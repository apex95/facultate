==> flow/design.v <==
`timescale 1ns / 1ps
module pipeDecomp(clk, rst, x, y, out_xs, out_xe, out_xm, out_ys, out_ye, out_ym);
	input clk, rst;
	input [0:31]x, y;
	output reg out_xs, out_ys;
	output reg [0:7]out_xe, out_ye;
	output reg [0:22]out_xm, out_ym;
	reg xs, ys;
	reg [0:7]xe, ye;
	reg [0:22]xm, ym;
	always @(posedge clk or posedge rst) begin
		if(rst) begin
			out_xs = 0;
			out_ys = 0;
			out_xe = 0;
			out_ye = 0;
			out_xm = 0;
			out_ym = 0;
		end
		else begin
			out_xs = xs;
			out_ys = ys;
			out_xe = xe;
			out_ye = ye;
			out_xm = xm;
			out_ym = ym;
		end
	end
	always @(*) begin
		if(x[0] == 1 && y[0] == 0) begin
			xs = 0;
			xe = y[1:8];
			xm = y[9:31];
			ys = 1;
			ye = x[1:8];
			ym = x[9:31];
		end
		else begin
			xs = x[0];
			xe = x[1:8];
			xm = x[9:31];
			ys = y[0];
			ye = y[1:8];
			ym = y[9:31];
		end
	end
endmodule
# Step by step through the tools: pipeDecomp
# Tool output for the design above, in the order of the flow.
# Line numbers count from 1 in the design file above.
# Operators carry their Yosys type and port widths (W data, S select, Z words).
# Cell names lack the library's common part.
# A cell with n/a has no value.
# inputs
top_module	pipeDecomp
clock_port	clk
library	sky130hd
pvt_corner	tt_025C_1v80

# Elaborated design
# Counts by Yosys on the flattened word-level netlist (proc, flatten, opt, wreduce; memories kept). Register bits leave out memories and registers merged into their read ports (data or address); mux counts leave out enables and synchronous resets folded into registers. Print and check cells are left out. Cells with the same type and inputs are merged into one.
# classes
mux	6
reduce_logical	1
n_logic	1
# op_table
op	count
$mux W23	2
$mux W8	2
$mux W1	2
$logic_and A1 B1 Y1	1
$not A1 Y1	1
# bits
reg_bits	64
in_bits	66

# Logic depth
# Depth = most cells in a row (Yosys ltp): at word level without a register or memory, in the mapped netlist without a sequential cell, where the memories' decode and read muxes count.
# logic_depth
word_depth	3
ABC_AREA	0
mapped_depth	3

# Synthesis result
# Yosys stat after the flow's synthesis: flattened, memories mapped to cells. It holds for the ABC_AREA given above (unset counts as 0); a run with the other value may have another netlist.
# Totals and module areas in this step are rounded.
# mapped
cell_count	137
area_um2	2500
buf_cells	6
ffs	64
# by_type
cell_type	count
dfrtp_1	64
mux2_4	30
mux2_2	30
buf_12	3
buf_6	3
mux2_1	2
nand2b_4	1
and2b_4	1
and2_2	1
or2_2	1
inv_1	1

# Worst setup path after synthesis
# OpenSTA on the mapped netlist: ideal clock, no wires. The path of least setup slack (recovery checks aside). Input and output delay are each 20% of the period. Register names are those of the netlist, which keeps one name where synthesis merged equal registers.
# synth_path
kind	input -> register
startpoint	input port y[0]
endpoint	register out_xm[0]
setup_time_ns	0.125
stages	3
t_required_ns	0.872
tclk_ns	0.997
t_arrival_ns	0.927
path_buffers	1
input_delay_ns	0.199
setup_slack_ns	-0.055
path_delay_ns	0.853
t_first_pin_ns	0.199
synth_period_reached_ns	1.052
# "path_delay_ns" is the arrival time less input delay plus setup time.
# "stages" counts driving pins, that of a launching flip-flop among them; a cell with two outputs on the path counts twice.
# "synth_period_reached_ns" is the clock period less the worst setup slack; recovery checks do not enter. This is arithmetic on one report: input and output delays are still those of the set period (20% each).
# The rows between start and end are the longest chain of elaborated cells between them; the timing report does not say that the signal goes this way. Where chains are equally long, one stands for them.
# A line is the first line of the expression or statement that the cell stems from. Yosys adds cells for indexed reads and writes and turns some case tables into memories.
# synth_between
cell_sequence	and2b_4 -> buf_12 -> mux2_4
elab_chain_cells	3
cells_between	3
classes_between	mux: 1; logic: 1; reduce/logical: 1
# synth_rtl
item	line	source
start, declared	4	input [0:31]x, y;
$not A1 Y1	30	if(x[0] == 1 && y[0] == 0) begin
$logic_and A1 B1 Y1	30
$mux W23	30
end, assigned	17	out_xm = 0;
end, assigned	25	out_xm = xm;
end, declared	7	output reg [0:22]out_xm, out_ym;

# Worst path after layout
# From the final timing report of stored run 1: the path of least setup slack in the routed layout; clock arrival at registers is part of the times.
# layout_path
kind	register -> output
startpoint	register out_xe[2]
endpoint	output port out_xe[2]
t_required_ns	0.90
t_first_pin_ns	0.32
tclk_ns	1.12
setup_slack_ns	-0.03
stages	2
out_delay_ns	0.22
path_buffers	1
t_arrival_ns	0.93
# layout_between
cell_sequence	dfrtp_1 -> clkdlybuf4s15_1
elab_chain_cells	0
cells_between	0
# layout_rtl
item	line	source
start, declared	6	output reg [0:7]out_xe, out_ye;
start, assigned	15	out_xe = 0;
start, assigned	23	out_xe = xe;
end, declared	6

# Below are 2 stored runs of the flow (Yosys, OpenROAD; platform sky130hd) on pipeDecomp, each with its settings and what was measured, unordered. Constraints: input delay and output delay 20% of the set period each, output load 0.01 pF.
# "achieved_clock_period_ns": clock period set for the run, less the worst setup slack. It is reckoned from that one timing run; input and output delays stay at 20% of the period that was set.
# "worst_path_time_ns": the worst setup path's part of the clock period (all of it between registers, 20% less for each end at a port) less its slack. A launch clock that arrives late makes it longer, a capture clock that arrives late makes it shorter.
# By "final_power_mw" is meant OpenSTA's value without simulated activity: inputs other than the clock are taken to toggle once in ten clock periods, and the tool carries that through the logic.
# Values from the reports are rounded here.
# A setting shown as n/a is not set for that run.
run	period_ns	SETUP_SLACK_MARGIN	CAP_MARGIN	CORE_MARGIN	CORE_UTILIZATION	SLEW_MARGIN	PLACE_DENSITY_LB_ADDON	CELL_PAD_IN_SITES_DETAIL_PLACEMENT	GPL_TIMING_DRIVEN	CTS_CLUSTER_DIAMETER	MIN_ROUTING_LAYER	MAX_ROUTING_LAYER	post_route_util_pct	final_power_mw	achieved_clock_period_ns	synthesis_area_um2	worst_path_time_ns	worst_setup_path_type	finalCellArea_um2	fin_tns_ns	final_setup_ws_ns	dieArea_um2
stored run 1	1.12	-0.07	20	2	40	20	n/a	n/a	n/a	n/a	n/a	n/a	66	5.2	1.151	2500	0.93	register -> output	4100	-0.68	-0.031	7000
stored run 2	1.14	n/a	35	10	37	20	0.05	2	1	274	met2	met5	60	5.6	1.145	2500	0.92	register -> output	4100	-0.005	-0.005	11000
